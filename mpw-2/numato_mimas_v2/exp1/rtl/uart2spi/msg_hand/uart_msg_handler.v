==> flow/design.v <==
module uart_msg_handler (  
        reset_n ,
        sys_clk ,
        tx_data_avail,
        tx_rd,
        tx_data,
        rx_ready,
        rx_wr,
        rx_data,
        reg_addr,
        reg_wr,  
        reg_wdata,
        reg_req,
	reg_ack,
	reg_rdata
     );
input        reset_n               ;  
input        sys_clk               ;  
output         tx_data_avail        ;  
output [7:0]   tx_data              ;  
input          tx_rd                ;  
output         rx_ready            ;  
input [7:0]    rx_data             ;  
input          rx_wr               ;  
output  [7:0] reg_addr           ;  
output  [31:0]  reg_wdata        ;  
output         reg_req           ;  
output         reg_wr            ;  
input          reg_ack           ;  
input   [31:0] reg_rdata         ;
reg             tx_data_avail      ;
reg [7:0]       tx_data            ;
reg [16*8-1:0]  TxMsgBuf           ;  
reg  [4:0]      TxMsgSize          ;
reg  [4:0]      RxMsgCnt           ;  
reg  [3:0]      State              ;
reg  [3:0]      NextState          ;
reg  [15:0]     cmd                ;  
reg  [7:0]      reg_addr           ;  
reg  [31:0]     reg_wdata          ;  
reg             reg_wr             ;  
reg             reg_req            ;  
wire rx_ready = 1; 
always @(negedge reset_n or posedge sys_clk)
begin
   if(reset_n == 1'b0) begin
      tx_data_avail <= 0;
      reg_req       <= 0;
      State         <= 4'h0;
      NextState     <= 4'h0;
   end else begin
   case(State)
      4'h0: begin
   	  TxMsgBuf      <= "Command Format:\n";   
          TxMsgSize     <= 16;
	  tx_data_avail <= 0;
	  State         <= 4'hA;
	  NextState     <= 4'h1;
       end
      4'h1: begin
	   TxMsgBuf      <= "wm <ad> <data>\n ";  
           TxMsgSize     <= 15;
	   tx_data_avail <= 0;
	   State         <= 4'hA;
	   NextState     <= 4'h2;
        end
      4'h2: begin
	   TxMsgBuf      <= "rm <ad>\n>>      ";   
           TxMsgSize     <= 10;
	   tx_data_avail <= 0;
	   RxMsgCnt      <= 0;
	   State         <= 4'hA;
	   NextState     <= 4'h3;
      end
    4'h3: begin
	if(rx_wr == 1) begin
	   if(RxMsgCnt == 0 && rx_data == 8'h20) begin  
	   end else if(RxMsgCnt > 0 && rx_data == 8'h20) begin  
	     if(cmd == 16'h776D) begin
		 RxMsgCnt <= 0;
		 reg_addr <= 0;
		 reg_wdata <= 0;
		 State <= 4'h4;
	      end else if(cmd == 16'h726D) begin
		 reg_addr <= 0;
		 RxMsgCnt <= 0;
		 State <= 4'h7;
             end else begin  
	        State         <= 4'h0;
             end
	   end else if(rx_data == 8'h0A) begin  
	      State         <= 4'h0;
	   end 
	   else begin
              cmd <=  (cmd << 8) | rx_data ;
	      RxMsgCnt <= RxMsgCnt+1;
           end
        end 
     end
    4'h4: begin
	if(rx_wr == 1) begin
	   if(RxMsgCnt == 0 && rx_data == 8'h20) begin  
	   end else if(RxMsgCnt > 0 && rx_data == 8'h20) begin  
	      State         <= 4'h5;
	   end else if(rx_data == 8'h0A) begin  
	      State         <= 4'h0;
	   end else begin 
              reg_addr <= (reg_addr << 4) | char2hex(rx_data); 
	      RxMsgCnt <= RxMsgCnt+1;
           end
	end
     end
    4'h5: begin
	if(rx_wr == 1) begin
	   if(rx_data == 8'h20) begin  
	   end else if(rx_data == 8'h0A) begin  
	      State           <= 4'h6;
	      reg_wr          <= 1'b1;  
	      reg_req         <= 1'b1;
	   end else begin  
                 reg_wdata <= (reg_wdata << 4) | char2hex(rx_data); 
           end
	end
     end
    4'h6: begin
	if(reg_ack)  begin
	   reg_req       <= 1'b0;
	   TxMsgBuf      <= "cmd success\n>>  ";  
           TxMsgSize     <= 14;
	   tx_data_avail <= 0;
	   State         <= 4'hA;
	   NextState     <= 4'h3;
       end
    end
    4'h7: begin
	if(rx_wr == 1) begin
	   if(rx_data == 8'h20) begin  
	   end else if(rx_data == 8'h0A) begin  
	      State           <= 4'h8;
	      reg_wr          <= 1'b0;  
	      reg_req         <= 1'b1;  
	   end 
	   else begin  
                 reg_addr     <= (reg_addr << 4) | char2hex(rx_data); 
	         RxMsgCnt <= RxMsgCnt+1;
	      end
           end
	end
    4'h8: begin
	if(reg_ack)  begin
	   reg_req       <= 1'b0;
	   TxMsgBuf      <= "Response:       ";  
           TxMsgSize     <= 10;
	   tx_data_avail <= 0;
	   State         <= 4'hA;
	   NextState     <= 4'h9;
       end
    end
    4'h9: begin  
	   TxMsgBuf[16*8-1:15*8] <= hex2char(reg_rdata[31:28]);
	   TxMsgBuf[15*8-1:14*8] <= hex2char(reg_rdata[27:24]);
	   TxMsgBuf[14*8-1:13*8] <= hex2char(reg_rdata[23:20]);
	   TxMsgBuf[13*8-1:12*8] <= hex2char(reg_rdata[19:16]);
	   TxMsgBuf[12*8-1:11*8] <= hex2char(reg_rdata[15:12]);
	   TxMsgBuf[11*8-1:10*8] <= hex2char(reg_rdata[11:8]);
	   TxMsgBuf[10*8-1:9*8]  <= hex2char(reg_rdata[7:4]);
	   TxMsgBuf[9*8-1:8*8]   <= hex2char(reg_rdata[3:0]);
	   TxMsgBuf[8*8-1:7*8]   <= "\n";
           TxMsgSize     <= 9;
	   tx_data_avail <= 0;
	   State         <= 4'hA;
	   NextState     <= 4'h3;
     end
    4'hA: begin
	   tx_data_avail    <= 1;
	   tx_data          <= TxMsgBuf[16*8-1:15*8];
	   if(TxMsgSize == 0) begin
	      tx_data_avail <= 0;
	      State         <= NextState;
           end else if(tx_rd) begin
   	      TxMsgBuf      <= TxMsgBuf << 8;
              TxMsgSize     <= TxMsgSize -1;
           end
        end
   endcase
   end
end
function [3:0] char2hex;
input [7:0] data_in;
case (data_in)
     8'h30:	char2hex = 4'h0;  
     8'h31:	char2hex = 4'h1;  
     8'h32:	char2hex = 4'h2;  
     8'h33:	char2hex = 4'h3;  
     8'h34:	char2hex = 4'h4;  
     8'h35:	char2hex = 4'h5;  
     8'h36:	char2hex = 4'h6;  
     8'h37:	char2hex = 4'h7;  
     8'h38:	char2hex = 4'h8;  
     8'h39:	char2hex = 4'h9;  
     8'h41:	char2hex = 4'hA;  
     8'h42:	char2hex = 4'hB;  
     8'h43:	char2hex = 4'hC;  
     8'h44:	char2hex = 4'hD;  
     8'h45:	char2hex = 4'hE;  
     8'h46:	char2hex = 4'hF;  
     8'h61:	char2hex = 4'hA;  
     8'h62:	char2hex = 4'hB;  
     8'h63:	char2hex = 4'hC;  
     8'h64:	char2hex = 4'hD;  
     8'h65:	char2hex = 4'hE;  
     8'h66:	char2hex = 4'hF;  
      default :  char2hex = 4'hF;
   endcase 
endfunction
function [7:0] hex2char;
input [3:0] data_in;
case (data_in)
     4'h0:	hex2char = 8'h30;  
     4'h1:	hex2char = 8'h31;  
     4'h2:	hex2char = 8'h32;  
     4'h3:	hex2char = 8'h33;  
     4'h4:	hex2char = 8'h34;  
     4'h5:	hex2char = 8'h35;  
     4'h6:	hex2char = 8'h36;  
     4'h7:	hex2char = 8'h37;  
     4'h8:	hex2char = 8'h38;  
     4'h9:	hex2char = 8'h39;  
     4'hA:	hex2char = 8'h41;  
     4'hB:	hex2char = 8'h42;  
     4'hC:	hex2char = 8'h43;  
     4'hD:	hex2char = 8'h44;  
     4'hE:	hex2char = 8'h45;  
     4'hF:	hex2char = 8'h46;  
   endcase 
endfunction
endmodule
# ---- Reports on uart_msg_handler
# What the tools print for uart_msg_handler, step after step.
# Line numbers count from 1 in the design file above.
# Library cell names are shortened.
# Not given: n/a
dict set report setup {
  top {uart_msg_handler}
  clock {sys_clk}
  cell_library {sky130hd}
  lib_corner {tt_025C_1v80}
}

# ---- After elaboration
# Yosys after proc, flatten, opt, wreduce and memory -nomap, before mapping. Memory bits, and registers merged into a memory's read port (data or address), are not among the register bits. Print and check cells are not counted.
# Yosys's memory passes give these memory sizes; they may raise the number of words (mostly to a power of two), join words into wider ones and drop unused or constant bits.
dict set report bits {
  input_bits 45
  ram_bits 0
  reg_bits 213
  wordCells 264
  latchBits 0
  clocked_rd_ports_x_width 0
  mem_count 8
  romBits 896
}
# name words width rd wr line
set mem_list {}
lappend mem_list {{(no name shown)} 16 7 1 0 218} ;# case (data_in)
lappend mem_list {{(no name shown)} 16 7 1 0 218}
lappend mem_list {{(no name shown)} 16 7 1 0 218}
lappend mem_list {{(no name shown)} 16 7 1 0 218}
lappend mem_list {{(no name shown)} 16 7 1 0 218}
lappend mem_list {{(no name shown)} 16 7 1 0 218}
# Memories not listed: 2.
dict set report classes {
  shifts 0
  reduce_and_logical 45
  div 0
  bitwise 7
  muxes 124
  n_eq 61
  compare 1
  multipliers 0
  addsub 2
}
# cell n
set ops {}
lappend ops {{56-bit case mux with 6-bit select} 1}
lappend ops {{8-bit two-way mux} 42}
lappend ops {{8-bit case mux with 6-bit select} 6}
lappend ops {{56-bit two-way mux} 4}
lappend ops {{32-bit two-way mux} 7}
lappend ops {{8-bit case mux with 7-bit select} 2}
lappend ops {{4-bit two-way mux} 26}
lappend ops {{8-bit by 6-bit equality test with 1-bit output (second input constant)} 11}
lappend ops {{8-bit by 7-bit equality test with 1-bit output (second input constant)} 10}
lappend ops {{5-bit two-way mux} 15}
lappend ops {{32-bit case mux with 2-bit select} 1}
lappend ops {{4-bit case mux with 15-bit select} 1}
lappend ops {{2-bit inequality test (second input constant)} 22}
lappend ops {{8-bit case mux with 5-bit select} 1}
lappend ops {{6-bit AND reduction} 6}
lappend ops {{5-bit case mux with 7-bit select} 1}
lappend ops {{16-bit by 15-bit equality test with 1-bit output (second input constant)} 2}
lappend ops {{32-bit by 4-bit bitwise OR with 32-bit output} 1}
lappend ops {{4-bit case mux with 7-bit select} 1}
lappend ops {{13-bit AND reduction} 2}
lappend ops {{8-bit case mux with 3-bit select} 1}
lappend ops {{2-bit OR reduction} 10}
lappend ops {{5-bit case mux with 4-bit select} 1}
lappend ops {{4-bit case mux with 5-bit select} 1}
lappend ops {{6-bit nonzero test} 3}
lappend ops {{16-bit by 8-bit bitwise OR with 16-bit output} 1}
lappend ops {{4-bit by 3-bit equality test with 1-bit output (second input constant)} 4}
lappend ops {{8-bit by 4-bit bitwise OR with 8-bit output} 2}
# Other operator kinds: 32; their cells: 55.

# ---- Longest topological paths
# Longest topological path by Yosys (ltp), each cell counted once; first at word level (registers and memories cut), then after technology mapping (sequential cells cut; the memories' decode and read muxes count).
dict set report logic_depth {
  word_depth 14
  abc_area 0
  depth_mapped 8
  ltp_nobuf 7
}

# ---- Synthesis result
# Source: synth_stat.txt of the flow (Yosys; design flattened, memories mapped). It holds for the ABC_AREA given above (unset counts as 0); a run with the other value may have another netlist.
# type n type_area_um2
set types {}
lappend types {edfxtp_1 171 5.13E+03}
lappend types {a21oi_1 70 350.336}
lappend types {nand2_1 93 349.085}
lappend types {o21ai_0 62 310.298}
lappend types {and2_1 41 256.496}
lappend types {ha_1 20 250.24}
lappend types {dfrtp_1 9 225.216}
lappend types {nor2_1 58 217.709}
lappend types {clkbuf_1 39 146.39}
lappend types {mux2i_1 12 120.115}
lappend types {inv_1 31 116.362}
lappend types {o211ai_1 13 97.594}
lappend types {o22ai_1 13 81.328}
lappend types {o21ai_1 16 80.077}
lappend types {nand3_1 14 70.067}
lappend types {nor3_1 12 60.058}
lappend types {nand2b_1 8 50.048}
lappend types {a211oi_1 6 45.043}
# Other cell types: 51; their cells: 110.
dict set report mapped {
  flip_flops 180
  yosys_area_um2 8841.0
  seqArea_um2 5360.1
  buf_cells 45
  cells 798
}

# ---- Worst setup path after synthesis
# Source: OpenSTA report_checks on the synthesized netlist (no wires, ideal clock, input and output delay 20% of the period each), path of least setup slack; recovery checks are left aside. Register names are those of the netlist, which keeps one name where synthesis merged equal registers.
dict set report synth_timing {
  path_kind {input port to flip-flop}
  startpoint {in tx_rd}
  endpoint {reg TxMsgBuf[100]}
  arrival_ns 3.944
  delay_ns 3.440
  input_delay_ns 0.984
  tclk_ns 4.92
  t_first_pin_ns 0.984
  slack_ns 0.495
  stages 4
  setup_time_ns 0.480
  t_required_ns 4.440
  n_path_buf 0
  synth_period_reached_ns 4.425
}
# "delay_ns" = arrival - input delay + setup time.
# "stages" counts driving pins, that of a launching flip-flop among them; a cell with two outputs on the path counts twice.
# "synth_period_reached_ns" = period - worst setup slack (recovery checks aside). The figure is calculated, with input and output delays left at 20% of the set period.
# The rows between start and end are the longest chain of elaborated cells between them; the timing report does not say that the signal goes this way. Where chains are equally long, one stands for them.
# Each line given opens the expression or statement behind the cell; cells for indexed reads and writes are added by Yosys, which also makes memories of some case tables.
# At most two assigning lines are given for a register; there are more.
# The path ends at the enable pin of a flip-flop; only ways to that pin are counted.
dict set report synth_via {
  path_cell_list {nand2_1 a21oi_1 nand2_1 a211oi_1}
  elab_chain_cells 2
}
# element line
set synth_lines {}
lappend synth_lines {{from (decl)} 21} ;# input          tx_rd                ;
lappend synth_lines {{2-bit inequality test} n/a}
lappend synth_lines {{6-bit AND reduction} n/a}
lappend synth_lines {{to (assign)} 54} ;# TxMsgBuf <= "Command Format:\n";
lappend synth_lines {{to (assign)} 61} ;# TxMsgBuf <= "wm <ad> <data>\n ";
lappend synth_lines {{to (decl)} 33} ;# reg [16*8-1:0]  TxMsgBuf           ;

# ---- Path in the finished layout
# Path of least setup slack in the final report of entry A (OpenROAD, finished layout, wires in). Where an end is a register, its clock arrival counts in the times.
dict set report layout_timing {
  path_kind {input port to flip-flop}
  startpoint {in rx_data[1]}
  endpoint {reg reg_wdata[21]}
  slack_ns 1.59
  tclk_ns 5.34
  arrival_ns 3.83
  input_delay_ns 1.07
  n_path_buf 2
  stages 7
  setup_time_ns 0.34
  t_required_ns 5.43
  t_first_pin_ns 1.07
}
# The rows between start and end are the longest chain of elaborated cells between them; the timing report does not say that the signal goes this way. Where chains are equally long, one stands for them.
# The path ends at the enable pin of a flip-flop; only ways to that pin are counted.
dict set report layout_via {
  path_cell_list {clkdlybuf4s50_1 or4b_4 or3_1 nor2_1 nand4_1 a221oi_4 buf_4}
  elab_chain_cells 4
}
# element line
set layout_lines {}
lappend layout_lines {{from (decl)} 23} ;# input [7:0]    rx_data             ;
lappend layout_lines {{8-bit by 6-bit equality test with 1-bit output} 78} ;# end else if(RxMsgCnt > 0 && rx_data == 8'h20) begin
lappend layout_lines {{1-bit logical AND} 78}
lappend layout_lines {{2-bit inequality test} n/a}
lappend layout_lines {{9-bit AND reduction} n/a}
lappend layout_lines {{to (assign)} 82} ;# reg_wdata <= 0;
lappend layout_lines {{to (assign)} 121} ;# reg_wdata <= (reg_wdata << 4) | char2hex(rx_data);
lappend layout_lines {{to (decl)} 26} ;# output  [31:0]  reg_wdata        ;

# Settings and measured results of 2 stored flow runs for module uart_msg_handler (sky130hd), not sorted in any way. The constraints put input and output delay at 20% of the set period each and load the outputs with 0.01 pF.
# "clock_period_reached_ns" means the clock period less the worst setup slack. The figure is calculated, with input and output delays left at 20% of the set period.
# By "total_power_mw" is meant OpenSTA's value without simulated activity: inputs other than the clock are taken to toggle once in ten clock periods, and the tool carries that through the logic.
run="entry A" settings period_ns=5.34 CORE_UTILIZATION=34 CORE_ASPECT_RATIO=0.62 CORE_MARGIN=8 CTS_CLUSTER_SIZE=10 CAP_MARGIN=5 MAX_ROUTING_LAYER="met4" SLEW_MARGIN=20
run="entry A" results synthesis_area_um2=8841.0 design_die_area_um2=31566.3 final_stdcell_area_um2=10847.9 final_setup_ws_ns=1.592 hold_ws_ns=0.427 total_power_mw=5.602 clock_period_reached_ns=3.748
run="entry B" settings period_ns=3.4 CORE_UTILIZATION=42 SETUP_SLACK_MARGIN=0.11 PLACE_DENSITY_LB_ADDON=0.05 CORE_ASPECT_RATIO=1.14 TNS_END_PERCENT=95 GPL_TIMING_DRIVEN=0 CTS_CLUSTER_DIAMETER=38 MIN_ROUTING_LAYER="met1" MAX_ROUTING_LAYER="met5" CAP_MARGIN=20 CORE_MARGIN=2 SLEW_MARGIN=20
run="entry B" results synthesis_area_um2=8841.0 design_die_area_um2=22229.1 final_stdcell_area_um2=10941.7 final_setup_ws_ns=0.274 hold_ws_ns=0.418 total_power_mw=8.998 clock_period_reached_ns=3.126
